==> flow/design.v <==
`timescale 1ns / 1ps
module project2(btn, switches, enable, DIP, clk, led, cathodes, anode, rst);
input [3:0] btn;
input enable;
input DIP;
output [7:0] led;
input clk, rst;
input [3:0] switches;
output [6:0] cathodes;
output [3:0] anode;
reg [6:0] temp_cathode=7'b1111111;
reg [7:0] temp_led=8'b00000000; 
reg [6:0] ssd_1=7'b1111111;
reg [6:0] ssd_2=7'b1111111;
reg [6:0] ssd_3=7'b1111111;
reg [6:0] ssd_4=7'b1111111;
reg [3:0] an=7'b1111111;
reg [3:0] cstate, nstate;
integer temp=0;
integer temp1=0;
integer temp2=0;
integer status=0;
integer firstpress=0;
reg slow_clk;
integer clk_count=0;
always @(posedge clk or negedge rst)
 begin
 if (~rst) cstate<=11; 
 else cstate<=nstate;
end 
always @(posedge clk)
begin
            if(enable==0 && temp==0 && DIP==0) begin temp=1;end
            if (enable==1 && temp==1  && DIP==0)begin temp=2;end
            if (enable==0 && temp==2 && DIP==0)begin temp=3;end
            if(enable==1 && temp1==0 && temp==3 && DIP==0) begin temp=4;end 
            if(enable==0 && temp1==0 && temp==4 && DIP==0) begin temp=5;end
				if(enable==1 && temp1==0 && temp==5 && DIP==0) begin temp=6;end
				if(enable==0 && temp1==0 && temp==6 && DIP==0) begin temp=1; firstpress=1; end
				if(enable==0 && temp1==0 && temp==3 && DIP==1) begin temp=7;end
				if(enable==0 && temp1==0 && temp==7 && DIP==0) begin temp=8;end
end
 always @(posedge clk)
 begin
  if (firstpress==0)
   status=0;
	if (firstpress==1 && status==0)
	status=1;
  end	
always @(posedge clk)
begin
case (temp)
1: begin
   if(btn== 4'b0001) begin nstate=3; end  
   if(btn== 4'b0010) begin nstate=2;end  
   if(btn== 4'b0100) begin nstate=1;end  
   if(btn== 4'b1000) begin nstate=0;end  
   if(btn== 4'b0000) begin nstate=cstate; end  
   end
2: begin
      if(btn== 4'b0000) begin nstate=4;end
   end
3: begin
      if(btn== 4'b0000) begin nstate=5;end	
	end
4: begin
      if(btn== 4'b0000) begin nstate=6;end
   end
5: begin
   if(status==0) 
		    begin
		        if(btn==4'b0001) begin nstate=7; end  
		        if(btn==4'b0010) begin nstate=8; end  
		        if(btn==4'b0100) begin nstate=9;end  
              if(btn==4'b1000) begin nstate=10;end  
		        if(btn==4'b0000) begin nstate=cstate; end  
          end
	if(status==1)
          	begin
	           if(btn==4'b0001) begin nstate=12; end  
		        if(btn==4'b0010) begin nstate=13; end  
		        if(btn==4'b0100) begin nstate=14;end  
              if(btn==4'b1000) begin nstate=15;end  
		        if(btn==4'b0000) begin nstate=cstate; end  
            end
	end
6: begin
      if(btn== 4'b0000) begin nstate=6;end
	end
7: begin
      if(btn== 4'b0000) begin nstate=4;end
   end
8: begin
      if(btn== 4'b0000) begin nstate=11;end
   end
endcase
end
always @ (posedge clk) 
begin	
	if(clk_count> 100000)  
	begin 
		clk_count = 0; 
		slow_clk = ~slow_clk; 
	end
	clk_count = clk_count + 1;
end
always @(posedge clk)
begin
case (cstate)
 3: begin  
  if (switches[3:0]==4'b0000) begin an=4'b0111; temp_cathode = 7'b1000000; temp_led=8'b00000000;end
  else if (switches[3:0]==4'b0001) begin an=4'b0111;temp_cathode = 7'b1111001; temp_led=8'b00000000; end
  else if (switches[3:0]==4'b0010) begin an=4'b0111;temp_cathode = 7'b0100100; temp_led=8'b00000000;end
  else if (switches[3:0]==4'b0011) begin an=4'b0111;temp_cathode = 7'b0110000; temp_led=8'b00000000;end
  else if (switches[3:0]==4'b0100) begin an=4'b0111;temp_cathode = 7'b0011001; temp_led=8'b00000000;end
  else if (switches[3:0]==4'b0101) begin an=4'b0111;temp_cathode = 7'b0010010; temp_led=8'b00000000;end
  else if (switches[3:0]==4'b0110) begin an=4'b0111;temp_cathode = 7'b0000010; temp_led=8'b00000000;end
  else if (switches[3:0]==4'b0111) begin an=4'b0111;temp_cathode = 7'b1111000; temp_led=8'b00000000;end
  else if (switches[3:0]==4'b1000) begin an=4'b0111;temp_cathode = 7'b0000000; temp_led=8'b00000000;end
  else if (switches[3:0]==4'b1001) begin an=4'b0111;temp_cathode = 7'b0010000; temp_led=8'b00000000;end
  else if (switches[3:0]==4'b1010) begin an=4'b0111;temp_cathode = 7'b0001000; temp_led=8'b00000000;end
  else if (switches[3:0]==4'b1011) begin an=4'b0111;temp_cathode = 7'b0000011; temp_led=8'b00000000;end
  else if (switches[3:0]==4'b1100) begin an=4'b0111;temp_cathode = 7'b0100111; temp_led=8'b00000000;end
  else if (switches[3:0]==4'b1101) begin an=4'b0111;temp_cathode = 7'b0100001; temp_led=8'b00000000;end
  else if (switches[3:0]==4'b1110) begin an=4'b0111;temp_cathode = 7'b0000110; temp_led=8'b00000000;end
  else if (switches[3:0]==4'b1111) begin an=4'b0111;temp_cathode = 7'b0001110; temp_led=8'b00000000;end
 end
 2: begin  
  if (switches[3:0]==4'b0000) begin an=4'b1011; temp_cathode = 7'b1000000; temp_led=8'b00000000;end
 else if (switches[3:0]==4'b0001) begin an=4'b1011; temp_cathode = 7'b1111001; temp_led=8'b00000000;end
 else if (switches[3:0]==4'b0010) begin an=4'b1011;temp_cathode = 7'b0100100; temp_led=8'b00000000;end
  else if (switches[3:0]==4'b0011) begin an=4'b1011;temp_cathode = 7'b0110000; temp_led=8'b00000000;end
  else if (switches[3:0]==4'b0100) begin an=4'b1011;temp_cathode = 7'b0011001; temp_led=8'b00000000;end
  else if (switches[3:0]==4'b0101) begin an=4'b1011;temp_cathode = 7'b0010010; temp_led=8'b00000000;end
  else if (switches[3:0]==4'b0110) begin an=4'b1011;temp_cathode = 7'b0000010; temp_led=8'b00000000;end
  else if (switches[3:0]==4'b0111) begin an=4'b1011;temp_cathode = 7'b1111000; temp_led=8'b00000000;end
  else if (switches[3:0]==4'b1000) begin an=4'b1011;temp_cathode = 7'b0000000; temp_led=8'b00000000;end
  else if (switches[3:0]==4'b1001) begin an=4'b1011;temp_cathode = 7'b0010000; temp_led=8'b00000000;end
  else if (switches[3:0]==4'b1010) begin an=4'b1011;temp_cathode = 7'b0001000; temp_led=8'b00000000;end
  else if (switches[3:0]==4'b1011) begin an=4'b1011;temp_cathode = 7'b0000011; temp_led=8'b00000000;end
  else if (switches[3:0]==4'b1100) begin an=4'b1011;temp_cathode = 7'b0100111; temp_led=8'b00000000;end
  else if (switches[3:0]==4'b1101) begin an=4'b1011;temp_cathode = 7'b0100001; temp_led=8'b00000000;end
  else if (switches[3:0]==4'b1110) begin an=4'b1011;temp_cathode = 7'b0000110; temp_led=8'b00000000;end
  else if (switches[3:0]==4'b1111) begin an=4'b1011;temp_cathode = 7'b0001110; temp_led=8'b00000000;end
 end
 1: begin  
if (switches[3:0]==4'b0000) begin an=4'b1101; temp_cathode = 7'b1000000; temp_led=8'b00000000;end
 else if (switches[3:0]==4'b0001) begin an=4'b1101; temp_cathode = 7'b1111001; temp_led=8'b00000000;end
 else if (switches[3:0]==4'b0010) begin an=4'b1101;temp_cathode = 7'b0100100; temp_led=8'b00000000;end
  else if (switches[3:0]==4'b0011) begin an=4'b1101;temp_cathode = 7'b0110000; temp_led=8'b00000000;end
  else if (switches[3:0]==4'b0100) begin an=4'b1101;temp_cathode = 7'b0011001; temp_led=8'b00000000;end
  else if (switches[3:0]==4'b0101) begin an=4'b1101;temp_cathode = 7'b0010010; temp_led=8'b00000000;end
  else if (switches[3:0]==4'b0110) begin an=4'b1101;temp_cathode = 7'b0000010; temp_led=8'b00000000;end
  else if (switches[3:0]==4'b0111) begin an=4'b1101;temp_cathode = 7'b1111000; temp_led=8'b00000000;end
  else if (switches[3:0]==4'b1000) begin an=4'b1101;temp_cathode = 7'b0000000; temp_led=8'b00000000;end
  else if (switches[3:0]==4'b1001) begin an=4'b1101;temp_cathode = 7'b0010000; temp_led=8'b00000000;end
  else if (switches[3:0]==4'b1010) begin an=4'b1101;temp_cathode = 7'b0001000; temp_led=8'b00000000;end
  else if (switches[3:0]==4'b1011) begin an=4'b1101;temp_cathode = 7'b0000011; temp_led=8'b00000000;end
  else if (switches[3:0]==4'b1100) begin an=4'b1101;temp_cathode = 7'b0100111; temp_led=8'b00000000;end
  else if (switches[3:0]==4'b1101) begin an=4'b1101;temp_cathode = 7'b0100001; temp_led=8'b00000000;end
  else if (switches[3:0]==4'b1110) begin an=4'b1101;temp_cathode = 7'b0000110; temp_led=8'b00000000;end
  else if (switches[3:0]==4'b1111) begin an=4'b1101;temp_cathode = 7'b0001110; temp_led=8'b00000000;end
 end
 0: begin  
if (switches[3:0]==4'b0000) begin an=4'b1110; temp_cathode = 7'b1000000; temp_led=8'b00000000;end
 else if (switches[3:0]==4'b0001) begin an=4'b1110; temp_cathode = 7'b1111001; temp_led=8'b00000000;end
 else if (switches[3:0]==4'b0010) begin an=4'b1110;temp_cathode = 7'b0100100;  temp_led=8'b00000000;end
  else if (switches[3:0]==4'b0011) begin an=4'b1110;temp_cathode = 7'b0110000; temp_led=8'b00000000;end
  else if (switches[3:0]==4'b0100) begin an=4'b1110;temp_cathode = 7'b0011001; temp_led=8'b00000000;end
  else if (switches[3:0]==4'b0101) begin an=4'b1110;temp_cathode = 7'b0010010; temp_led=8'b00000000;end
  else if (switches[3:0]==4'b0110) begin an=4'b1110;temp_cathode = 7'b0000010; temp_led=8'b00000000;end
  else if (switches[3:0]==4'b0111) begin an=4'b1110;temp_cathode = 7'b1111000; temp_led=8'b00000000;end
  else if (switches[3:0]==4'b1000) begin an=4'b1110;temp_cathode = 7'b0000000; temp_led=8'b00000000;end
  else if (switches[3:0]==4'b1001) begin an=4'b1110;temp_cathode = 7'b0010000; temp_led=8'b00000000;end
  else if (switches[3:0]==4'b1010) begin an=4'b1110;temp_cathode = 7'b0001000; temp_led=8'b00000000;end
  else if (switches[3:0]==4'b1011) begin an=4'b1110;temp_cathode = 7'b0000011; temp_led=8'b00000000;end
  else if (switches[3:0]==4'b1100) begin an=4'b1110;temp_cathode = 7'b0100111; temp_led=8'b00000000;end
  else if (switches[3:0]==4'b1101) begin an=4'b1110;temp_cathode = 7'b0100001; temp_led=8'b00000000;end
  else if (switches[3:0]==4'b1110) begin an=4'b1110;temp_cathode = 7'b0000110; temp_led=8'b00000000;end
  else if (switches[3:0]==4'b1111) begin an=4'b1110;temp_cathode = 7'b0001110; temp_led=8'b00000000;end
 end
 4: begin temp_cathode = 7'b1111111; temp_led=8'b00000000; end
 5: begin  an=4'b1110; temp_cathode=7'b1000110; temp_led=8'b11111111; end
 6: begin temp_cathode = 7'b1111111; temp_led=8'b00000000; end
 7: begin  
        if (switches[3:0]==4'b0010) 
		          begin an=4'b0111;temp_cathode = 7'b0100100;temp_led=8'b00000010;ssd_1=7'b0010010;  end
        else
         		  begin an=4'b1111;temp_cathode = 7'b1111111;  end 
    end
 8: begin  
          if (switches[3:0]==4'b1000) 
			         begin an=4'b1011;temp_cathode = 7'b0000000;temp_led=8'b00001000;ssd_2=7'b0010000; end  
          else 
			         begin an=4'b1111;temp_cathode = 7'b1111111; end
    end
 9: begin  
       if (switches[3:0]==4'b1001) 
		            begin an=4'b1101;temp_cathode = 7'b0010000;temp_led=8'b00001001;ssd_3=7'b0000000; end  
       else 
		            begin temp_cathode = 7'b1111111; end
    end
 10: begin  
       if (switches[3:0]==4'b0101) 
		            begin an=4'b1110;temp_cathode = 7'b0010010;temp_led=8'b11111111;ssd_4=7'b0100100;end 
       else 
		             begin temp_cathode = 7'b1111111; temp_led=8'b00000000;end
     end
 11: begin  an=4'b1110; temp_cathode=7'b1000111;end
  12: begin  
  if (switches[3:0]==4'b0000) begin an=4'b0111; temp_cathode = 7'b1111111; temp_led=8'b00000001;end
  else if (switches[3:0]==4'b0001) begin an=4'b0111;temp_cathode = 7'b1111111; temp_led=8'b00000001; end
  else if (switches[3:0]==4'b0011) begin an=4'b0111;temp_cathode = 7'b1111111; temp_led=8'b00000001;end
  else if (switches[3:0]==4'b0100) begin an=4'b0111;temp_cathode = 7'b1111111; temp_led=8'b00000001;end
  else if (switches[3:0]==4'b0101) begin an=4'b0111;temp_cathode = 7'b1111111; temp_led=8'b00000001;end
  else if (switches[3:0]==4'b0110) begin an=4'b0111;temp_cathode = 7'b1111111; temp_led=8'b00000001;end
  else if (switches[3:0]==4'b0111) begin an=4'b0111;temp_cathode = 7'b1111111; temp_led=8'b00000001;end
  else if (switches[3:0]==4'b1000) begin an=4'b0111;temp_cathode = 7'b1111111; temp_led=8'b00000001;end
  else if (switches[3:0]==4'b1001) begin an=4'b0111;temp_cathode = 7'b1111111; temp_led=8'b00000001;end
  else if (switches[3:0]==4'b1010) begin an=4'b0111;temp_cathode = 7'b1111111; temp_led=8'b00000001;end
  else if (switches[3:0]==4'b1011) begin an=4'b0111;temp_cathode = 7'b1111111; temp_led=8'b00000001;end
  else if (switches[3:0]==4'b1100) begin an=4'b0111;temp_cathode = 7'b1111111; temp_led=8'b00000001;end
  else if (switches[3:0]==4'b1101) begin an=4'b0111;temp_cathode = 7'b1111111; temp_led=8'b00000001;end
  else if (switches[3:0]==4'b1110) begin an=4'b0111;temp_cathode = 7'b1111111; temp_led=8'b00000001;end
  else if (switches[3:0]==4'b1111) begin an=4'b0111;temp_cathode = 7'b1111111; temp_led=8'b00000001;end
 end
 13: begin  
  if (switches[3:0]==4'b0000) begin an=4'b1011;temp_cathode = 7'b1111111; temp_led=8'b00000010;end
 else if (switches[3:0]==4'b0001) begin an=4'b1011; temp_cathode = 7'b1111111; temp_led=8'b00000010;end
 else if (switches[3:0]==4'b0010) begin an=4'b1011;temp_cathode = 7'b1111111;temp_led=8'b00000010;end
  else if (switches[3:0]==4'b0011) begin an=4'b1011;temp_cathode = 7'b1111111; temp_led=8'b00000010;end
  else if (switches[3:0]==4'b0101) begin an=4'b1011;temp_cathode =7'b1111111; temp_led=8'b00000010;end
  else if (switches[3:0]==4'b0110) begin an=4'b1011;temp_cathode = 7'b1111111; temp_led=8'b00000010;end
  else if (switches[3:0]==4'b0111) begin an=4'b1011;temp_cathode = 7'b1111111; temp_led=8'b00000010;end
  else if (switches[3:0]==4'b1000) begin an=4'b1011;temp_cathode = 7'b1111111; temp_led=8'b00000010;end
  else if (switches[3:0]==4'b1001) begin an=4'b1011;temp_cathode = 7'b1111111; temp_led=8'b00000010;end
  else if (switches[3:0]==4'b1010) begin an=4'b1011;temp_cathode = 7'b1111111; temp_led=8'b00000010;end
  else if (switches[3:0]==4'b1011) begin an=4'b1011;temp_cathode = 7'b1111111; temp_led=8'b00000010;end
  else if (switches[3:0]==4'b1100) begin an=4'b1011;temp_cathode = 7'b1111111; temp_led=8'b00000010;end
  else if (switches[3:0]==4'b1101) begin an=4'b1011;temp_cathode = 7'b1111111; temp_led=8'b00000010;end
  else if (switches[3:0]==4'b1110) begin an=4'b1011;temp_cathode = 7'b1111111; temp_led=8'b00000010;end
  else if (switches[3:0]==4'b1111) begin an=4'b1011;temp_cathode = 7'b1111111; temp_led=8'b00000010;end
 end
 14: begin  
if (switches[3:0]==4'b0000) begin an=4'b1101; temp_cathode = 7'b1111111; temp_led=8'b00000100;end
 else if (switches[3:0]==4'b0001) begin an=4'b1101; temp_cathode = 7'b1111111; temp_led=8'b00000100;end
 else if (switches[3:0]==4'b0010) begin an=4'b1101;temp_cathode = 7'b1111111; temp_led=8'b00000100;end
  else if (switches[3:0]==4'b0011) begin an=4'b1101;temp_cathode = 7'b1111111; temp_led=8'b00000100;end
  else if (switches[3:0]==4'b0100) begin an=4'b1101;temp_cathode = 7'b1111111; temp_led=8'b00000100;end
  else if (switches[3:0]==4'b0101) begin an=4'b1101;temp_cathode = 7'b1111111; temp_led=8'b00000100;end
  else if (switches[3:0]==4'b0110) begin an=4'b1101;temp_cathode = 7'b1111111; temp_led=8'b00000100;end
  else if (switches[3:0]==4'b0111) begin an=4'b1101;temp_cathode = 7'b1111111; temp_led=8'b00000100;end
  else if (switches[3:0]==4'b1000) begin an=4'b1101;temp_cathode = 7'b1111111; temp_led=8'b00000100;end
  else if (switches[3:0]==4'b1010) begin an=4'b1101;temp_cathode = 7'b1111111; temp_led=8'b00000100;end
  else if (switches[3:0]==4'b1011) begin an=4'b1101;temp_cathode = 7'b1111111; temp_led=8'b00000100;end
  else if (switches[3:0]==4'b1100) begin an=4'b1101;temp_cathode = 7'b1111111; temp_led=8'b00000100;end
  else if (switches[3:0]==4'b1101) begin an=4'b1101;temp_cathode = 7'b1111111; temp_led=8'b00000100;end
  else if (switches[3:0]==4'b1110) begin an=4'b1101;temp_cathode = 7'b1111111; temp_led=8'b00000100;end
  else if (switches[3:0]==4'b1111) begin an=4'b1101;temp_cathode = 7'b1111111; temp_led=8'b00000100;end
 end
 15: begin an = 4'b1110; temp_cathode= 7'b0001100; end
 	endcase
 end
assign cathodes= temp_cathode;
assign anode=an;
assign led=temp_led;
endmodule 
# ---- Reports on project2
# What the tools print for project2, step after step.
# Line numbers count from 1 in the design file above.
# Operators carry their Yosys type and port widths (W data, S select, Z words).
# The mark -- stands for no value.
dict set report inputs {
  top {project2}
  clk_port {clk}
  cell_library {sky130hd}
  pvt_corner {tt_025C_1v80}
}

# ---- Word level
# Yosys after proc, flatten, opt, wreduce and memory -nomap, before mapping. Memory bits, and registers merged into a memory's read port (data or address), are not among the register bits. Print and check cells are not counted. Equal cells are merged and count once.
dict set report bits {
  ramBits 0
  elab_cells 343
  latchBits 0
  mem_count 0
  clocked_rd_ports_x_width 0
  regBits 92
  out_inout_bits 19
  rom_bits 0
}
dict set report classes {
  bitwise 4
  div 0
  add_sub_neg 0
  shift 0
  cmp 0
  multipliers 0
  reduce_logical 36
  mux 230
  eq_ne 65
}
# operator n
set op_table {}
lappend op_table {{$mux W8} 65}
lappend op_table {{$mux W4} 103}
lappend op_table {{$mux W7} 48}
lappend op_table {{$mux W32} 9}
lappend op_table {{$eq A32 B3 Y1 const B} 7}
lappend op_table {{$eq A32 B4 Y1 const B} 5}
lappend op_table {{$eq A32 B2 Y1 const B} 4}
lappend op_table {{$logic_not A32 Y1} 4}
lappend op_table {{$pmux W7 S12} 1}
lappend op_table {{$pmux W8 S10} 1}
lappend op_table {{$eq A4 B4 Y1 const B} 17}
lappend op_table {{$ne A16 B16 Y1 const B} 3}
lappend op_table {{$pmux W4 S12} 1}
lappend op_table {{$eq A4 B3 Y1 const B} 9}
lappend op_table {{$eq A32 B1 Y1 const B} 1}
lappend op_table {{$pmux W4 S6} 1}
lappend op_table {{$eq A4 B2 Y1 const B} 5}
lappend op_table {{$logic_and A1 B1 Y1} 19}
lappend op_table {{$ne A17 B1 Y1 const B} 1}
lappend op_table {{$ne A17 B17 Y1 const B} 1}
lappend op_table {{$ne A2 B2 Y1 const B} 6}
lappend op_table {{$eq A4 B1 Y1 const B} 3}
lappend op_table {{$logic_not A4 Y1} 3}
lappend op_table {{$reduce_or A2 Y1} 4}
lappend op_table {{$reduce_and A8 Y1} 1}
lappend op_table {{$reduce_bool A8 Y1} 1}
lappend op_table {{$ne A6 B6 Y1 const B} 1}
lappend op_table {{$reduce_and A6 Y1} 1}
# Not listed: further kinds 6, cells in them 10.

# ---- Logic depth
# Depth = most cells in a row (Yosys ltp): at word level without a register or memory, in the mapped netlist without a sequential cell, where the memories' decode and read muxes count.
dict set report logic_depth {
  depth_word 35
  abc_area 0
  depth_mapped 8
  ltp_nobuf 6
}

# ---- Netlist
# Source: synth_stat.txt of the flow (Yosys; design flattened, memories mapped). It holds for the ABC_AREA given above (unset counts as 0); a run with the other value may have another netlist.
# Totals and module areas in this step are rounded.
# cell n type_area_um2
set types {}
lappend types {sky130_fd_sc_hd__dfxtp_1 64 1.28E+03}
lappend types {sky130_fd_sc_hd__edfxtp_1 21 630.605}
lappend types {sky130_fd_sc_hd__a21oi_1 44 220.211}
lappend types {sky130_fd_sc_hd__and2_1 32 200.192}
lappend types {sky130_fd_sc_hd__clkbuf_1 48 180.173}
lappend types {sky130_fd_sc_hd__o21ai_0 29 145.139}
lappend types {sky130_fd_sc_hd__nand2_1 37 138.883}
lappend types {sky130_fd_sc_hd__nor2_1 30 112.608}
lappend types {sky130_fd_sc_hd__nor3_1 21 105.101}
lappend types {sky130_fd_sc_hd__nor4_1 14 87.584}
lappend types {sky130_fd_sc_hd__dfstp_2 3 78.826}
lappend types {sky130_fd_sc_hd__a31oi_1 12 75.072}
lappend types {sky130_fd_sc_hd__nand3_1 11 55.053}
lappend types {sky130_fd_sc_hd__nor2b_1 8 50.048}
lappend types {sky130_fd_sc_hd__inv_1 13 48.797}
lappend types {sky130_fd_sc_hd__a211oi_1 5 37.536}
lappend types {sky130_fd_sc_hd__a21o_1 5 37.536}
lappend types {sky130_fd_sc_hd__nand2b_1 6 37.536}
# Not listed: further types 47, cells in them 87.
dict set report mapped {
  buf_cells 61
  mapped_area_um2 4223
  stdcells 490
  ff_cells 89
  sequential_area_um2 2016
}

# ---- Path before layout
# Path of least setup slack by OpenSTA after synthesis, without wires, with an ideal clock, recovery checks aside; 20% of the period is set as input and as output delay. Where synthesis merged equal registers, the netlist keeps one of their names.
dict set report synth_path {
  kind {input-to-reg}
  startpoint {in btn[2]}
  endpoint {reg nstate[0]}
  path_slack_ps 297
  t_arrival_ps 1962
  delay_ps 1799
  clock_period_ps 2620
  in_delay_ps 524
  path_stages 7
  synth_period_reached_ps 2323
}
# "delay_ps" = arrival - input delay + setup time.
# "path_stages": output pins that drive a net of the path, with the launching flip-flop's if there is one; two outputs of one cell count as two.
# "synth_period_reached_ps" is the clock period less the worst setup slack; recovery checks do not enter. This is arithmetic on one report: input and output delays are still those of the set period (20% each).
# The rows between start and end are the longest chain of elaborated cells between them; the timing report does not say that the signal goes this way. Where chains are equally long, one stands for them.
# Each line given opens the expression or statement behind the cell; cells for indexed reads and writes are added by Yosys, which also makes memories of some case tables.
# At most two assigning lines are given for a register; there are more.
# Only ways into the end's enable, where the timed path ends, are counted here.
dict set report synth_via {
  path_cell_list {sky130_fd_sc_hd__clkbuf_1 sky130_fd_sc_hd__or2_2 sky130_fd_sc_hd__nor3_1 sky130_fd_sc_hd__nand2_1 sky130_fd_sc_hd__a21oi_1 sky130_fd_sc_hd__a21oi_1 sky130_fd_sc_hd__nor3_1}
  elab_chain_len 3
}
# item line
set synth_rtl {}
lappend synth_rtl {{start, declared} 3} ;# input [3:0] btn;
lappend synth_rtl {{$logic_not A4 Y1} 94} ;# if(btn== 4'b0000) begin nstate=11;end
lappend synth_rtl {{$ne A2 B1 Y1} --}
lappend synth_rtl {{$reduce_and A6 Y1} --}
lappend synth_rtl {{end, assigned} 76} ;# if(btn==4'b0000) begin nstate=cstate; end
lappend synth_rtl {{end, assigned} 84} ;# if(btn==4'b0000) begin nstate=cstate; end
lappend synth_rtl {{end, declared} 18} ;# reg [3:0] cstate, nstate;

# ---- Worst path after layout
# From the final timing report of flow run A: the path of least setup slack in the routed layout; clock arrival at registers is part of the times.
# The path's times are printed in steps of 10 ps; the period is the one set.
dict set report layout_path {
  kind {reg-to-reg}
  startpoint {reg status[9]}
  endpoint {reg nstate[2]}
  clock_period_ps 2140
  path_stages 8
  t_arrival_ps 2170
  path_slack_ps 70
}
# The rows between start and end are the longest chain of elaborated cells between them; the timing report does not say that the signal goes this way. Where chains are equally long, one stands for them.
# At most two assigning lines are given for a register; there are more.
dict set report layout_via {
  path_cell_list {sky130_fd_sc_hd__dfxtp_2 sky130_fd_sc_hd__nor4_4 sky130_fd_sc_hd__nand2_2 sky130_fd_sc_hd__nor4_4 sky130_fd_sc_hd__buf_6 sky130_fd_sc_hd__nand2_2 sky130_fd_sc_hd__o311ai_1 sky130_fd_sc_hd__o21ai_1}
  elab_chain_len 9
}
# item line
set layout_rtl {}
lappend layout_rtl {{start, declared} 22} ;# integer status=0;
lappend layout_rtl {{start, assigned} 46} ;# status=0;
lappend layout_rtl {{start, assigned} 48} ;# status=1;
lappend layout_rtl {{$logic_not A32 Y1} 70} ;# if(status==0)
lappend layout_rtl {{$mux W4} 70}
lappend layout_rtl {{$mux W4} 80} ;# if(btn==4'b0001) begin nstate=12; end
lappend layout_rtl {{$mux W4} 81} ;# if(btn==4'b0010) begin nstate=13; end
lappend layout_rtl {{$mux W4} 82} ;# if(btn==4'b0100) begin nstate=14;end
lappend layout_rtl {{$mux W4} 83} ;# if(btn==4'b1000) begin nstate=15;end
lappend layout_rtl {{$mux W4} 84} ;# if(btn==4'b0000) begin nstate=cstate; end
lappend layout_rtl {{$mux W4} 78} ;# if(status==1)
lappend layout_rtl {{$pmux W4 S6} 52} ;# case (temp)
lappend layout_rtl {{end, assigned} 58} ;# if(btn== 4'b0000) begin nstate=cstate; end
lappend layout_rtl {{end, assigned} 76} ;# if(btn==4'b0000) begin nstate=cstate; end
lappend layout_rtl {{end, declared} 18} ;# reg [3:0] cstate, nstate;

Ticket comment

Measured results for project2: 2 stored runs of the Yosys and OpenROAD flow on sky130hd. The settings differ; the order carries no meaning. The constraints put input and output delay at 20% of the set period each and load the outputs with 0.01 pF.
"achieved_clock_period_ps" is the run's clock period less its worst setup slack. It is reckoned from that one timing run; input and output delays stay at 20% of the period that was set.
"worst_setup_path_time_ps" means the part of the period allowed to the worst setup path (the constraints hold back 20% at inputs and 20% at outputs) less its slack; where the path has registers, the arrival times of their clocks count too.
"design_power_mw": no workload was simulated; the value follows from the tool's default switching activity.
"worst_setup_path_time_ps" is known to 10 ps.
The measured numbers are rounded.

[flow] flow run A: files
==> flow/run.sh <==
#!/bin/bash
# the make line also repeats the synthesis and layout settings of config.mk as NAME=value (left out here)
make -C /OpenROAD-flow-scripts/flow DESIGN_CONFIG=/design/flow/config.mk WORK_HOME=/design/flow/orfs CLKGATE_MAP_FILE= finish
==> flow/config.mk <==
export PLATFORM = sky130hd
export DESIGN_NAME = project2
export DESIGN_NICKNAME = project2
export VERILOG_FILES = /design/flow/design.v
export SDC_FILE = /design/flow/constraint.sdc
export NUM_CORES = 4
export LEC_CHECK = 0
export ABC_AREA = 0
export CAP_MARGIN = 20
export CORE_MARGIN = 2
export CORE_UTILIZATION = 55
export CTS_CLUSTER_DIAMETER = 397
export CTS_CLUSTER_SIZE = 44
export GPL_TIMING_DRIVEN = 1
export MAX_ROUTING_LAYER = met5
export MIN_ROUTING_LAYER = met2
export PLACE_DENSITY_LB_ADDON = 0.13
export SETUP_SLACK_MARGIN = 0.16
export SLEW_MARGIN = 20
==> flow/constraint.sdc <==
create_clock -name core_clock -period 2.14 [get_ports {clk}]
set_input_delay 0.4280 -clock core_clock [delete_from_list [all_inputs] [get_ports {clk}]]
set_output_delay 0.4280 -clock core_clock [all_outputs]
set_load 0.01 [all_outputs]

[flow] flow run A: metrics
[metrics] synthArea_um2 = 4223
[metrics] achieved_clock_period_ps = 2066
[metrics] setupTns_ps = 0
[metrics] design_power_mw = 3.158
[metrics] final_util_pct = 75.0
[metrics] worst_setup_slack_ps = 74
[metrics] stdcell_area_um2 = 5497
[metrics] die_um2 = 8395
[metrics] worst_setup_path_time_ps = 2070
[metrics] path_kind = reg-to-reg

[flow] flow run B: files
==> flow/run.sh <==
#!/bin/bash
# the make line also repeats the synthesis and layout settings of config.mk as NAME=value (left out here)
make -C /OpenROAD-flow-scripts/flow DESIGN_CONFIG=/design/flow/config.mk WORK_HOME=/design/flow/orfs CLKGATE_MAP_FILE= finish
==> flow/config.mk <==
export PLATFORM = sky130hd
export DESIGN_NAME = project2
export DESIGN_NICKNAME = project2
export VERILOG_FILES = /design/flow/design.v
export SDC_FILE = /design/flow/constraint.sdc
export NUM_CORES = 4
export LEC_CHECK = 0
export CAP_MARGIN = 20
export CORE_MARGIN = 2
export CORE_UTILIZATION = 21
export CTS_CLUSTER_DIAMETER = 61
export GPL_ROUTABILITY_DRIVEN = 1
export GPL_TIMING_DRIVEN = 1
export PLACE_DENSITY_LB_ADDON = 0.24
export SETUP_SLACK_MARGIN = 0.29
export SLEW_MARGIN = 20
==> flow/constraint.sdc <==
create_clock -name core_clock -period 1.74 [get_ports {clk}]
set_input_delay 0.3480 -clock core_clock [delete_from_list [all_inputs] [get_ports {clk}]]
set_output_delay 0.3480 -clock core_clock [all_outputs]
set_load 0.01 [all_outputs]

[flow] flow run B: metrics
[metrics] synthArea_um2 = 4223
[metrics] achieved_clock_period_ps = 1899
[metrics] setupTns_ps = -1355
[metrics] design_power_mw = 4.456
[metrics] final_util_pct = 34.8
[metrics] worst_setup_slack_ps = -159
[metrics] stdcell_area_um2 = 6812
[metrics] die_um2 = 21260
[metrics] worst_setup_path_time_ps = 1900
[metrics] path_kind = reg-to-reg
